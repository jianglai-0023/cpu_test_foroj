==> flow/design.v <==
module RegFile(
    input wire clk,rdy,rst,
    input wire  [4 : 0]     rs1,rs2,
    output wire             rs1_ready, rs2_ready,
    output wire [31 : 0]    rs1_val,rs2_val,
    input wire rd_in_flag,rd_out_flag,
    input wire [4 : 0] rd_in_a,rd_out_a,
    input wire [31 : 0] rd_out_val,
    input wire [3 : 0] rd_in_rob,rd_out_rob
);
reg  [31 : 0]    reg_val    [31:0];        
reg  [31 : 0]    reg_state;              
reg  [ 3: 0]    ROB_pos     [31: 0];     
integer i;
assign rs1_ready = (rs1==0) ? 1 : reg_state[rs1];
assign rs2_ready = (rs2==0) ? 1 : reg_state[rs2];
assign rs1_val = (rs1==0) ? 0 : (reg_state[rs1] ?  reg_val[rs1] : {28'b0,ROB_pos[rs1]});
assign rs2_val = (rs2==0) ? 0 : (reg_state[rs2] ? reg_val[rs2] : {28'b0,ROB_pos[rs2]});
always @(posedge clk) begin
    if(rst)begin
        for(i = 0; i < 32; i = i+1)begin
        reg_val[i] <= 32'b0;
        ROB_pos[i] <= 4'b0;
    end
        reg_state <= ~(32'b0);
            for (i = 0; i < 32; i = i + 1)begin
                reg_val[i] <= 32'b0; 
            end
    end
    else if(!rdy)begin
    end
    else begin 
        if(rd_in_flag && rd_out_flag && rd_in_a == rd_out_a)begin
           if(rd_in_a==0)begin 
            end
            else begin
                reg_val[rd_in_a] <= rd_out_val;
                reg_state[rd_in_a] <= 0;
                ROB_pos[rd_in_a] <= rd_in_rob; 
            end 
        end
        else begin
            if(rd_in_flag)begin
                if(rd_in_a==0)begin 
                end
                else begin
                    reg_state[rd_in_a] <= 0;
                    ROB_pos[rd_in_a] <= rd_in_rob; 
                end
            end
            if(rd_out_flag)begin
                if(rd_out_a==0)begin
                end
                else begin
                    if(ROB_pos[rd_out_a] != rd_out_rob)begin
                        reg_val[rd_out_a] <= rd_out_val;
                    end
                    else begin
                        reg_val[rd_out_a] <= rd_out_val;
                        reg_state[rd_out_a] <= 1;
                    end
                end 
            end 
        end
    end
end
endmodule
Tool chain data of RegFile --
The steps from the RTL of RegFile to its reports follow in flow order. Line numbers count from 1 in the design file above. The mark n/a stands for no value.
Inputs: design top RegFile, clock clk, standard-cell library sky130hd, timing corner tt_025C_1v80

After elaboration --
Source: Yosys, flattened and elaborated, memories not mapped. Widths are those after wreduce. Registers that Yosys merges into a memory's read port (data or address) are not register bits. Print and check cells do not count. Yosys's memory passes give these memory sizes; they may raise the number of words (mostly to a power of two), join words into wider ones and drop unused or constant bits.
Word-level totals: memories kept 2, output and inout bits 66, RAM bits 1152, bits in registers 32, elaborated cells 182
Operators by class: multiplexer cells 84, add/sub/neg operators 2, bitwise operators 65, reductions and logical operators 7, eq/ne operators 16, shift-type cells 5
Memory list:
- reg_val | words 32, width 32, line 11 | reg  [31 : 0]    reg_val    [31:0];
- ROB_pos | words 32, width 4, line 13 | reg  [ 3: 0]    ROB_pos     [31: 0];
Operator list (count):
- 32-bit 2-to-1 mux | 46
- 1-bit by 6-bit variable shift with 32-bit output (first input constant) | 3
- 5-bit == test (both inputs constant) | 14
- 32-bit bitwise AND | 2
- 32-bit bitwise OR | 2
- 32-bit by 5-bit indexed select with 1-bit output | 2
- 32-bit inverter | 2
- 4-bit 2-to-1 mux | 9
- 32-bit OR reduction | 1
- 1-bit bitwise AND | 28
- 5-bit 2-to-1 mux | 5
- 1-bit 2-to-1 mux | 24
- 5-bit zero test | 4
- 1-bit bitwise OR | 17
- 1-bit inverter | 14
- 5-bit negator with 6-bit output | 2
- 5-bit == test | 1
- 4-bit inequality test | 1
- 1-bit logical AND | 2

Logic depth --
Longest topological path by Yosys (ltp), each cell counted once; first at word level (registers and memories cut), then after technology mapping (sequential cells cut; the memories' decode and read muxes count).
Logic depth: depth in word-level cells 16, ABC_AREA 0, mapped depth 16

Synthesis result --
Yosys stat after the flow's synthesis: flattened, memories mapped to cells. It holds for the ABC_AREA given above (unset counts as 0); a run with the other value may have another netlist.
Synthesis totals: flip-flop cells 1184, buffers 438, sequential area 35233.8 µm², cell count 4258, chip area (Yosys) 65631.7 µm²
Cells by type:
- sky130_fd_sc_hd__edfxtp_1 | count 1152, total area 3.46E+04 µm²
- sky130_fd_sc_hd__mux4_2 | count 744, total area 1.68E+04 µm²
- sky130_fd_sc_hd__and2_1 | count 1119, total area 7E+03 µm²
- sky130_fd_sc_hd__mux2i_1 | count 122, total area 1.22E+03 µm²
- sky130_fd_sc_hd__clkbuf_1 | count 308, total area 1.16E+03 µm²
- sky130_fd_sc_hd__dfxtp_1 | count 32, total area 640.614 µm²
- sky130_fd_sc_hd__nor2_1 | count 136, total area 510.49 µm²
- sky130_fd_sc_hd__o21ai_0 | count 76, total area 380.365 µm²
- sky130_fd_sc_hd__or2_2 | count 54, total area 337.824 µm²
- sky130_fd_sc_hd__and3_1 | count 51, total area 319.056 µm²
- sky130_fd_sc_hd__a21oi_1 | count 63, total area 315.302 µm²
- sky130_fd_sc_hd__buf_1 | count 69, total area 258.998 µm²
- sky130_fd_sc_hd__nand2_1 | count 68, total area 255.245 µm²
- sky130_fd_sc_hd__nand3_1 | count 47, total area 235.226 µm²
- sky130_fd_sc_hd__buf_2 | count 41, total area 205.197 µm²
- sky130_fd_sc_hd__a22oi_1 | count 25, total area 187.68 µm²
- sky130_fd_sc_hd__buf_6 | count 14, total area 157.651 µm²
- sky130_fd_sc_hd__ha_1 | count 11, total area 137.632 µm²
Other cell types: 26; their cells: 126.

Worst setup path after synthesis --
OpenSTA on the mapped netlist: ideal clock, no wires. The path of least setup slack (recovery checks aside). Input and output delay are each 20% of the period. Register names are those of the netlist, which keeps one name where synthesis merged equal registers.
Path post-synthesis: kind input to register, start input rd_out_a[0], end memory reg_val[14][0], path delay 3.997 ns, stages 15, data required time 5.275 ns, time at the first pin 1.130 ns, buffers on the path 5, library setup time 0.375 ns, arrival 4.752 ns, clock period 5.65 ns, slack 0.523 ns, period reached after synthesis 5.127 ns
"path delay" is the arrival time less input delay plus setup time. "stages": output pins that drive a net of the path, with the launching flip-flop's if there is one; two outputs of one cell count as two. "period reached after synthesis" is the clock period less the worst setup slack; recovery checks do not enter. This is arithmetic on one report: input and output delays are still those of the set period (20% each). Between the ends stands the longest chain of elaborated cells between them, by number of cells; it is not shown to be the way that was timed. Of several equally long chains one is given. Each line given opens the expression or statement behind the cell; cells for indexed reads and writes are added by Yosys, which also makes memories of some case tables. The chain passes a memory read, where the word-level depth is cut; so it can be longer than that depth. The path ends at the enable pin of a flip-flop; only ways to that pin are counted.
Between the ends, post-synthesis: cell sequence sky130_fd_sc_hd__buf_2 sky130_fd_sc_hd__buf_6 sky130_fd_sc_hd__buf_2 sky130_fd_sc_hd__buf_2 sky130_fd_sc_hd__inv_1 sky130_fd_sc_hd__ha_1 sky130_fd_sc_hd__nor3b_1 sky130_fd_sc_hd__ha_1 sky130_fd_sc_hd__nand2b_1 sky130_fd_sc_hd__a2111oi_4 sky130_fd_sc_hd__mux2i_1 sky130_fd_sc_hd__or4_1 sky130_fd_sc_hd__buf_6 sky130_fd_sc_hd__nor2_4 sky130_fd_sc_hd__or2_2, cells in the longest elaborated chain 11, elaborated cells between the ends (all ways) 27, source lines of those cells 7, those cells by class eq/ne: 2; mux: 20; logic: 1; reduce/logical: 3; memory: 1
RTL lines, path post-synthesis:
- from (decl) | line 7 | input wire [4 : 0] rd_in_a,rd_out_a,
- memory 32 x 4 bit | line 13 | reg  [ 3: 0]    ROB_pos     [31: 0];
- 4-bit inequality test | line 55 | if(ROB_pos[rd_out_a] != rd_out_rob)begin
- 1-bit 2-to-1 mux | line 55
- 1-bit 2-to-1 mux | line 52 | if(rd_out_a==0)begin
- 1-bit 2-to-1 mux | line 51 | if(rd_out_flag)begin
- 1-bit 2-to-1 mux | line 33 | if(rd_in_flag && rd_out_flag && rd_in_a == rd_out_a)begin
- 1-bit 2-to-1 mux | line 30 | else if(!rdy)begin
- 1-bit 2-to-1 mux | line 20 | if(rst)begin
- 1-bit bitwise OR
- 32-bit OR reduction
- 5-bit 2-to-1 mux
- to (decl) | line 11 | reg  [31 : 0]    reg_val    [31:0];

Timing after layout --
Path of least setup slack in the final report of flow run 1 (OpenROAD, finished layout, wires in). Where an end is a register, its clock arrival counts in the times.
Path post-layout: kind input to output, start input rs1[0], end output rs1_val[14], time at the first pin 1.13 ns, clock period 5.66 ns, stages 9, data required time 4.53 ns, output delay 1.13 ns, buffers on the path 5, arrival 4.62 ns, slack -0.09 ns
Between the ends stands the longest chain of elaborated cells between them, by number of cells; it is not shown to be the way that was timed. Of several equally long chains one is given.
Between the ends, post-layout: cell sequence sky130_fd_sc_hd__buf_8 sky130_fd_sc_hd__buf_12 sky130_fd_sc_hd__buf_12 sky130_fd_sc_hd__mux4_2 sky130_fd_sc_hd__mux4_2 sky130_fd_sc_hd__mux2i_1 sky130_fd_sc_hd__nor2_1 sky130_fd_sc_hd__buf_4 sky130_fd_sc_hd__clkdlybuf4s50_1, cells in the longest elaborated chain 3, elaborated cells between the ends (all ways) 5, those cells by class shift: 1; mux: 2; reduce/logical: 1; memory: 1
RTL lines, path post-layout:
- from (decl) | line 3 | input wire  [4 : 0]     rs1,rs2,
- 32-bit by 5-bit indexed select with 1-bit output | line 17 | assign rs1_val = (rs1==0) ? 0 : (reg_state[rs1] ?  reg_val[rs1] : {28'b0,ROB_pos[rs1]});
- 32-bit 2-to-1 mux x2 | line 17
- to (decl) | line 5 | output wire [31 : 0]    rs1_val,rs2_val,

# Flow runs of RegFile

RegFile through Yosys and OpenROAD on sky130hd: 2 stored runs, unordered, with their settings and measured results. The constraints put input and output delay at 20% of the set period each and load the outputs with 0.01 pF.
"reached clock period" = clock period - worst setup slack. The figure is calculated, with input and output delays left at 20% of the set period.
"worst path time": the worst setup path's part of the clock period (all of it between registers, 20% less for each end at a port) less its slack. A launch clock that arrives late makes it longer, a capture clock that arrives late makes it shorter.
"total power after layout" is the tool's figure for a default switching activity; nothing was simulated.

[flow run 1] flow files
==> flow/run.sh <==
#!/bin/bash
# the make line also repeats the synthesis and layout settings of config.mk as NAME=value (left out here)
make -C /OpenROAD-flow-scripts/flow DESIGN_CONFIG=/design/flow/config.mk WORK_HOME=/design/flow/orfs CLKGATE_MAP_FILE= finish
==> flow/config.mk <==
export PLATFORM = sky130hd
export DESIGN_NAME = RegFile
export DESIGN_NICKNAME = RegFile
export VERILOG_FILES = /design/flow/design.v
export SDC_FILE = /design/flow/constraint.sdc
export NUM_CORES = 4
export LEC_CHECK = 0
export CAP_MARGIN = 20
export CORE_MARGIN = 2
export CORE_UTILIZATION = 20
export SLEW_MARGIN = 20
==> flow/constraint.sdc <==
create_clock -name core_clock -period 5.66 [get_ports {clk}]
set_input_delay 1.1320 -clock core_clock [delete_from_list [all_inputs] [get_ports {clk}]]
set_output_delay 1.1320 -clock core_clock [all_outputs]
set_load 0.01 [all_outputs]

[flow run 1] result: worst setup slack after layout -0.092 ns; post-route utilization 0.235; Yosys chip area after synthesis 65631.7 µm²; total power after layout 21287 uW; die area 332756.0 µm²; worst hold slack after layout 0.537 ns; reached clock period 5.752 ns; worst path time 3.49 ns; class of the worst setup path input to output; area of the standard cells in the finished layout 76717.3 µm²; setup total negative slack -0.092 ns

[flow run 2] flow files
==> flow/run.sh <==
#!/bin/bash
# the make line also repeats the synthesis and layout settings of config.mk as NAME=value (left out here)
make -C /OpenROAD-flow-scripts/flow DESIGN_CONFIG=/design/flow/config.mk WORK_HOME=/design/flow/orfs CLKGATE_MAP_FILE= finish
==> flow/config.mk <==
export PLATFORM = sky130hd
export DESIGN_NAME = RegFile
export DESIGN_NICKNAME = RegFile
export VERILOG_FILES = /design/flow/design.v
export SDC_FILE = /design/flow/constraint.sdc
export NUM_CORES = 4
export LEC_CHECK = 0
export CAP_MARGIN = 0
export CELL_PAD_IN_SITES_DETAIL_PLACEMENT = 1
export CORE_MARGIN = 2
export CORE_UTILIZATION = 67
export MAX_ROUTING_LAYER = met4
export MIN_ROUTING_LAYER = met2
export PLACE_DENSITY = 0.62
export SETUP_SLACK_MARGIN = 1.01
export SLEW_MARGIN = 20
==> flow/constraint.sdc <==
create_clock -name core_clock -period 4.21 [get_ports {clk}]
set_input_delay 0.8420 -clock core_clock [delete_from_list [all_inputs] [get_ports {clk}]]
set_output_delay 0.8420 -clock core_clock [all_outputs]
set_load 0.01 [all_outputs]

[flow run 2] result: did not finish, clock tree synthesis stopped with DPL-0033
